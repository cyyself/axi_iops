==> flow/design.v <==
module my_LFSR #(
    parameter LEN_BITS = 16,  
    parameter SEED = 0
) (
    input                   clock,
    input                   reset,
    output [LEN_BITS-1:0]   out
);
reg xnor_result;
reg [LEN_BITS:1] lfsr;
always @(*) begin
    case (LEN_BITS)
         3: xnor_result = lfsr[ 3] ^~ lfsr[ 2];
         4: xnor_result = lfsr[ 4] ^~ lfsr[ 3];
         5: xnor_result = lfsr[ 5] ^~ lfsr[ 3];
         6: xnor_result = lfsr[ 6] ^~ lfsr[ 5];
         7: xnor_result = lfsr[ 7] ^~ lfsr[ 6];
         8: xnor_result = lfsr[ 8] ^~ lfsr[ 6] ^~ lfsr[ 5] ^~ lfsr[ 4];
         9: xnor_result = lfsr[ 9] ^~ lfsr[ 5];
        10: xnor_result = lfsr[10] ^~ lfsr[ 7];
        11: xnor_result = lfsr[11] ^~ lfsr[ 9];
        12: xnor_result = lfsr[12] ^~ lfsr[ 6] ^~ lfsr[ 4] ^~ lfsr[ 1];
        13: xnor_result = lfsr[13] ^~ lfsr[ 4] ^~ lfsr[ 3] ^~ lfsr[ 1];
        14: xnor_result = lfsr[14] ^~ lfsr[ 5] ^~ lfsr[ 3] ^~ lfsr[ 1];
        15: xnor_result = lfsr[15] ^~ lfsr[14];
        16: xnor_result = lfsr[16] ^~ lfsr[15] ^~ lfsr[13] ^~ lfsr[ 4];
        17: xnor_result = lfsr[17] ^~ lfsr[14];
        18: xnor_result = lfsr[18] ^~ lfsr[11];
        19: xnor_result = lfsr[19] ^~ lfsr[ 6] ^~ lfsr[ 2] ^~ lfsr[ 1];
        20: xnor_result = lfsr[20] ^~ lfsr[17];
        21: xnor_result = lfsr[21] ^~ lfsr[19];
        22: xnor_result = lfsr[22] ^~ lfsr[21];
        23: xnor_result = lfsr[23] ^~ lfsr[18];
        24: xnor_result = lfsr[24] ^~ lfsr[23] ^~ lfsr[22] ^~ lfsr[17];
        25: xnor_result = lfsr[25] ^~ lfsr[22];
        26: xnor_result = lfsr[26] ^~ lfsr[ 6] ^~ lfsr[ 2] ^~ lfsr[ 1];
        27: xnor_result = lfsr[27] ^~ lfsr[ 5] ^~ lfsr[ 2] ^~ lfsr[ 1];
        28: xnor_result = lfsr[28] ^~ lfsr[25];
        29: xnor_result = lfsr[29] ^~ lfsr[27];
        30: xnor_result = lfsr[30] ^~ lfsr[ 6] ^~ lfsr[ 4] ^~ lfsr[ 1];
        31: xnor_result = lfsr[31] ^~ lfsr[28];
        32: xnor_result = lfsr[32] ^~ lfsr[22] ^~ lfsr[ 2] ^~ lfsr[ 1];
        33: xnor_result = lfsr[33] ^~ lfsr[20];
        34: xnor_result = lfsr[34] ^~ lfsr[27] ^~ lfsr[ 2] ^~ lfsr[ 1];
        35: xnor_result = lfsr[35] ^~ lfsr[33];
        36: xnor_result = lfsr[36] ^~ lfsr[25];
        default: $error("invalid LEN_BITS in LFSR");
    endcase
end
always @(posedge clock) begin
    if (reset) lfsr <= SEED;
    else lfsr <= {lfsr[LEN_BITS-1:1],xnor_result};
end
assign out = lfsr;
endmodule
module axi_iops #(
    parameter LFSR_INIT = 0,
    parameter ADDR_LEN  = 32,
    parameter DATA_LEN  = 64,
    parameter ID_LEN    = 6,
    parameter LEN_SIZE  = 4  
) (
    input                   clock,
    input                   reset,
    output [ID_LEN-1:0]     axi_awid,
    output [ADDR_LEN-1:0]   axi_awaddr,
    output [LEN_SIZE-1:0]   axi_awlen,
    output [2:0]            axi_awsize,
    output [1:0]            axi_awburst,
    output                  axi_awvalid,
    input                   axi_awready,
    output [DATA_LEN-1:0]   axi_wdata,
    output [DATA_LEN/8-1:0] axi_wstrb,
    output                  axi_wlast,
    output                  axi_wvalid,
    input                   axi_wready,
    input  [ID_LEN-1:0]     axi_bid,
    input  [1:0]            axi_bresp,
    input                   axi_bvalid,
    output                  axi_bready,
    output [ID_LEN-1:0]     axi_arid,
    output [ADDR_LEN-1:0]   axi_araddr,
    output [LEN_SIZE-1:0]   axi_arlen,
    output [2:0]            axi_arsize,
    output [1:0]            axi_arburst,
    output                  axi_arvalid,
    input                   axi_arready,
    input  [ID_LEN-1:0]     axi_rid,
    input  [DATA_LEN-1:0]   axi_rdata,
    input  [1:0]            axi_rresp,
    input                   axi_rlast,
    input                   axi_rvalid,
    output                  axi_rready,
    output [31:0]           iocount_period,
    input  [2:0]            debug_arsize,
    input  [LEN_SIZE-1:0]   debug_arlen,
    input                   debug_pause
);
reg [31:0] timestamp;
reg [31:0] io_count;
reg [31:0] io_count_out;
assign iocount_period = io_count_out;
always @(posedge clock) begin : counting
    if (reset) begin
        timestamp <= 0;
        io_count <= 0;
        io_count_out <= 0;
    end
    else begin
        timestamp <= timestamp + 1;
        if (timestamp == 0) begin
            io_count_out <= io_count;
            io_count <= 0;
        end
        if (axi_rvalid && axi_rlast) begin
            io_count <= timestamp == 0 ? 1 : (io_count + 1);
        end
    end
end
wire [ADDR_LEN-1:0] lfsr_out;
my_LFSR #(
    .SEED(LFSR_INIT),
    .LEN_BITS(ADDR_LEN)
) lfsr_inst (
    .clock(clock),
    .reset(reset),
    .out(lfsr_out)
);
reg [ID_LEN-1:0] arid;
reg [ADDR_LEN-1:0] araddr;
reg [LEN_SIZE-1:0] arlen;
reg [2:0] arsize;
reg arvalid;
assign axi_arid = arid;
assign axi_araddr = araddr;
assign axi_arlen = arlen;
assign axi_arsize = arsize;
assign axi_arburst = 2'b01;  
assign axi_arvalid = arvalid;
always @(posedge clock) begin
    if (reset) begin
        arid <= 0;
        araddr <= 0;
        arlen <= 0;
        arsize <= 0;
        arvalid <= 0;
    end
    else begin
        if (!axi_arvalid && !debug_pause) begin
            arid <= arid + 1;
            araddr <= lfsr_out & ~((1<<debug_arsize)-1);
            arlen <= debug_arlen;
            arsize <= debug_arsize;
            arvalid <= 1'b1;
        end
        else begin
            if (axi_arready) begin
                if (debug_pause) arvalid <= 0;
                else begin
                    arid <= arid + 1;
                    araddr <= lfsr_out & ~((1<<debug_arsize)-1);
                    arlen <= debug_arlen;
                    arsize <= debug_arsize;
                    arvalid <= 1'b1;
                end
            end
        end
    end
end
assign axi_awid = 0;
assign axi_awaddr = 0;
assign axi_awlen = 0;
assign axi_awsize = 0;
assign axi_awburst = 0;
assign axi_awvalid = 0;
assign axi_wdata = 0;
assign axi_wstrb = 0;
assign axi_wlast = 0;
assign axi_wvalid = 0;
assign axi_bready = !reset;
assign axi_rready = !reset;
endmodule
# ---- Reports on axi_iops
# Tool output for the design above, in the order of the flow.
# Lines are those of the file above, counted from 1.
# A cell with -- has no value.
dict set report design {
  top_module {axi_iops}
  clk_port {clock}
  library {sky130hd}
  pvt_corner {tt_025C_1v80}
}

# ---- Word level
# Source: Yosys, flattened and elaborated, memories not mapped. Widths are those after wreduce. Registers that Yosys merges into a memory's read port (data or address) are not register bits. Print and check cells do not count. Equal cells are merged and count once.
dict set report bits {
  register_bits 174
  in_bits 96
  out_inout_bits 204
}
dict set report classes {
  n_addsub 4
  equal 1
  shifts 1
  muxes 18
  bitwise 5
  n_reduce_logical 9
}
# op n
set ops {}
lappend ops {{32-bit 2-to-1 mux} 6}
lappend ops {{32-bit by 1-bit adder with 32-bit output with constant B} 2}
lappend ops {{1-bit by 3-bit << shifter with 32-bit output with constant A} 1}
lappend ops {{32-bit by 1-bit subtractor with 32-bit output with constant B} 1}
lappend ops {{32-bit bitwise AND} 1}
lappend ops {{32-bit inverter} 1}
lappend ops {{32-bit logical NOT} 1}
lappend ops {{6-bit 2-to-1 mux} 3}
lappend ops {{4-bit 2-to-1 mux} 3}
lappend ops {{3-bit 2-to-1 mux} 3}
lappend ops {{6-bit by 1-bit adder with 6-bit output with constant B} 1}
lappend ops {{2-bit nonzero test} 2}
lappend ops {{1-bit XNOR} 3}
lappend ops {{1-bit logical NOT} 3}
lappend ops {{1-bit 2-to-1 mux} 3}
lappend ops {{1-bit logical AND} 2}
lappend ops {{2-bit by 1-bit != test with 1-bit output with constant B} 1}
lappend ops {{2-bit AND reduction} 1}

# ---- Depth
# Depth = most cells in a row (Yosys ltp): at word level without a register or memory, in the mapped netlist without a sequential cell, where the memories' decode and read muxes count.
dict set report depth {
  word_depth 7
  abc_area 0
  ltp_mapped 8
  mapped_depth_nobuf 7
}

# ---- Netlist
# Yosys stat after the flow's synthesis: flattened, memories mapped to cells. It holds for the ABC_AREA given above (unset counts as 0); a run with the other value may have another netlist.
# The area totals of this step are shown rounded.
dict set report synth_totals {
  stdcells 840
  mapped_area_mm2 0.00758
  seqArea_mm2 0.00348
  ff_cells 174
  n_buf 160
}
# cell_type n type_area_um2
set types {}
lappend types {sky130_fd_sc_hd__dfxtp_1 174 3.48E+03}
lappend types {sky130_fd_sc_hd__buf_4 125 938.4}
lappend types {sky130_fd_sc_hd__nor2_1 100 375.36}
lappend types {sky130_fd_sc_hd__xnor2_1 42 367.853}
lappend types {sky130_fd_sc_hd__mux2i_1 32 320.307}
lappend types {sky130_fd_sc_hd__nand2_1 81 304.042}
lappend types {sky130_fd_sc_hd__a21oi_1 42 210.202}
lappend types {sky130_fd_sc_hd__nor2b_1 33 206.448}
lappend types {sky130_fd_sc_hd__xor2_1 20 175.168}
lappend types {sky130_fd_sc_hd__nand4_1 20 125.12}
lappend types {sky130_fd_sc_hd__nand3_1 23 115.11}
lappend types {sky130_fd_sc_hd__and4_1 11 96.342}
lappend types {sky130_fd_sc_hd__nor4_1 15 93.84}
lappend types {sky130_fd_sc_hd__clkbuf_1 24 90.086}
lappend types {sky130_fd_sc_hd__nor3_1 17 85.082}
lappend types {sky130_fd_sc_hd__ha_1 5 62.56}
lappend types {sky130_fd_sc_hd__o22a_1 7 61.309}
lappend types {sky130_fd_sc_hd__nor4_2 4 50.048}
# Not listed: further types 21, cells in them 65.
# By module: a second synthesis without flattening, with its own total; a netlist apart from the flattened one above.
dict set report hier_totals {
  cells_unflattened 921
  hier_area_mm2 0.00783
}
# Each row is one instance without its submodules.
# module n_inst cells mod_area_mm2 seq_area_mm2
set modules {}
lappend modules {axi_iops 1 851 0.00694 0.00284}
lappend modules {my_LFSR 1 70 0.000885 0.000641}

# ---- Path before layout
# Path of least setup slack by OpenSTA after synthesis, without wires, with an ideal clock, recovery checks aside; 20% of the period is set as input and as output delay. Where synthesis merged equal registers, the netlist keeps one of their names.
dict set report synth_path {
  path_type {register -> register}
  startpoint {register timestamp[0]}
  endpoint {register io_count_out[2]}
  clock_period_ns 2.36
  arrival_time_ns 1.676
  slack_ns 0.556
  delay_ns 1.804
  stages 9
  path_buffers 1
  synth_period_reached_ns 1.804
}
# "delay_ns" is the arrival time less input delay plus setup time.
# "stages": output pins that drive a net of the path, with the launching flip-flop's if there is one; two outputs of one cell count as two.
# "synth_period_reached_ns" is the clock period less the worst setup slack; recovery checks do not enter. This is arithmetic on one report: input and output delays are still those of the set period (20% each).
# Between the ends stands the longest chain of elaborated cells between them, by number of cells; it is not shown to be the way that was timed. Of several equally long chains one is given.
# A line is the first line of the expression or statement that the cell stems from. Yosys adds cells for indexed reads and writes and turns some case tables into memories.
dict set report synth_between {
  cell_sequence {sky130_fd_sc_hd__dfxtp_1 -> sky130_fd_sc_hd__inv_1 -> sky130_fd_sc_hd__ha_1 -> sky130_fd_sc_hd__nor4b_1 -> sky130_fd_sc_hd__nand4_1 -> sky130_fd_sc_hd__nor2_1 -> sky130_fd_sc_hd__buf_2 -> sky130_fd_sc_hd__mux2i_1 -> sky130_fd_sc_hd__nor2_1}
  elab_chain_len 1
  cells_between 1
}
# element line
set synth_lines {}
lappend synth_lines {{from (decl)} 99} ;# reg [31:0] timestamp;
lappend synth_lines {{from (assign)} 105} ;# timestamp <= 0;
lappend synth_lines {{from (assign)} 110} ;# timestamp <= timestamp + 1;
lappend synth_lines {{32-bit logical NOT} 111} ;# if (timestamp == 0) begin
lappend synth_lines {{to (assign)} 107} ;# io_count_out <= 0;
lappend synth_lines {{to (assign)} 112} ;# io_count_out <= io_count;
lappend synth_lines {{to (decl)} 101} ;# reg [31:0] io_count_out;

# ---- Timing after layout
# From the final timing report of flow run 1: the path of least setup slack in the routed layout; clock arrival at registers is part of the times.
dict set report layout_path {
  path_type {register -> register}
  startpoint {register timestamp[15]}
  endpoint {register timestamp[31]}
  clock_period_ns 2.17
  arrival_time_ns 2.22
  slack_ns 0.24
  stages 6
  path_buffers 0
}
# Between the ends stands the longest chain of elaborated cells between them, by number of cells; it is not shown to be the way that was timed. Of several equally long chains one is given.
dict set report layout_between {
  cell_sequence {sky130_fd_sc_hd__dfxtp_1 -> sky130_fd_sc_hd__nand3_2 -> sky130_fd_sc_hd__or4_4 -> sky130_fd_sc_hd__nor4_1 -> sky130_fd_sc_hd__xnor2_1 -> sky130_fd_sc_hd__nor2_1}
  elab_chain_len 1
  cells_between 1
}
# element line
set layout_lines {}
lappend layout_lines {{from (decl)} 99} ;# reg [31:0] timestamp;
lappend layout_lines {{from (assign)} 105} ;# timestamp <= 0;
lappend layout_lines {{from (assign)} 110} ;# timestamp <= timestamp + 1;
lappend layout_lines {{32-bit by 1-bit adder with 32-bit output} 110}
lappend layout_lines {{to (assign)} 105}
lappend layout_lines {{to (assign)} 110}
lappend layout_lines {{to (decl)} 99}

Hand-over note for axi_iops

Module axi_iops, platform sky130hd: 2 stored runs of the flow (Yosys, OpenROAD) with differing settings, in no particular order. Input and output delays are each 20% of the period that was set; the output load is 0.01 pF.
"period_less_ws_ns" means the clock period less the worst setup slack. The figure is calculated, with input and output delays left at 20% of the set period.
"timing.worst_path_ns" means the part of the period allowed to the worst setup path (the constraints hold back 20% at inputs and 20% at outputs) less its slack; where the path has registers, the arrival times of their clocks count too.
By "design_power_mw" is meant OpenSTA's value without simulated activity: inputs other than the clock are taken to toggle once in ten clock periods, and the tool carries that through the logic.
Results are given in rounded form.

# flow run 1
==> flow/run.sh <==
#!/bin/bash
# the make line also repeats the synthesis and layout settings of config.mk as NAME=value (left out here)
make -C /OpenROAD-flow-scripts/flow DESIGN_CONFIG=/design/flow/config.mk WORK_HOME=/design/flow/orfs CLKGATE_MAP_FILE= finish
==> flow/config.mk <==
export PLATFORM = sky130hd
export DESIGN_NAME = axi_iops
export DESIGN_NICKNAME = axi_iops
export VERILOG_FILES = /design/flow/design.v
export SDC_FILE = /design/flow/constraint.sdc
export NUM_CORES = 4
export LEC_CHECK = 0
export CAP_MARGIN = 20
export CORE_MARGIN = 2
export CORE_UTILIZATION = 40
export SLEW_MARGIN = 20
==> flow/constraint.sdc <==
create_clock -name core_clock -period 2.17 [get_ports {clock}]
set_input_delay 0.4340 -clock core_clock [delete_from_list [all_inputs] [get_ports {clock}]]
set_output_delay 0.4340 -clock core_clock [all_outputs]
set_load 0.01 [all_outputs]

==> flow run 1: results <==
ys_area_mm2=0.00758
design.die.area_mm2=0.0201
finalCellArea_mm2=0.00908
post_route_util_pct=48.7
fin_ws_ns=0.237
setup_tns_ns=0.000
holdWs_ns=0.446
design_power_mw=6.94
period_less_ws_ns=1.933
timing.worst_path_ns=1.93
worstPathKind="register -> register"

# flow run 2
==> flow/run.sh <==
#!/bin/bash
# the make line also repeats the synthesis and layout settings of config.mk as NAME=value (left out here)
make -C /OpenROAD-flow-scripts/flow DESIGN_CONFIG=/design/flow/config.mk WORK_HOME=/design/flow/orfs CLKGATE_MAP_FILE= finish
==> flow/config.mk <==
export PLATFORM = sky130hd
export DESIGN_NAME = axi_iops
export DESIGN_NICKNAME = axi_iops
export VERILOG_FILES = /design/flow/design.v
export SDC_FILE = /design/flow/constraint.sdc
export NUM_CORES = 4
export LEC_CHECK = 0
export CAP_MARGIN = 20
export CORE_MARGIN = 2
export CORE_UTILIZATION = 44
export CTS_CLUSTER_DIAMETER = 191
export GPL_TIMING_DRIVEN = 1
export MIN_ROUTING_LAYER = met1
export PLACE_DENSITY_LB_ADDON = 0.08
export SLEW_MARGIN = 20
export TNS_END_PERCENT = 75
==> flow/constraint.sdc <==
create_clock -name core_clock -period 1.37 [get_ports {clock}]
set_input_delay 0.2740 -clock core_clock [delete_from_list [all_inputs] [get_ports {clock}]]
set_output_delay 0.2740 -clock core_clock [all_outputs]
set_load 0.01 [all_outputs]

==> flow run 2: results <==
ys_area_mm2=0.00758
design.die.area_mm2=0.0183
finalCellArea_mm2=0.0106
post_route_util_pct=62.0
fin_ws_ns=-0.468
setup_tns_ns=-30.0
holdWs_ns=0.369
design_power_mw=11.1
period_less_ws_ns=1.838
timing.worst_path_ns=1.84
worstPathKind="register -> register"

End of note.
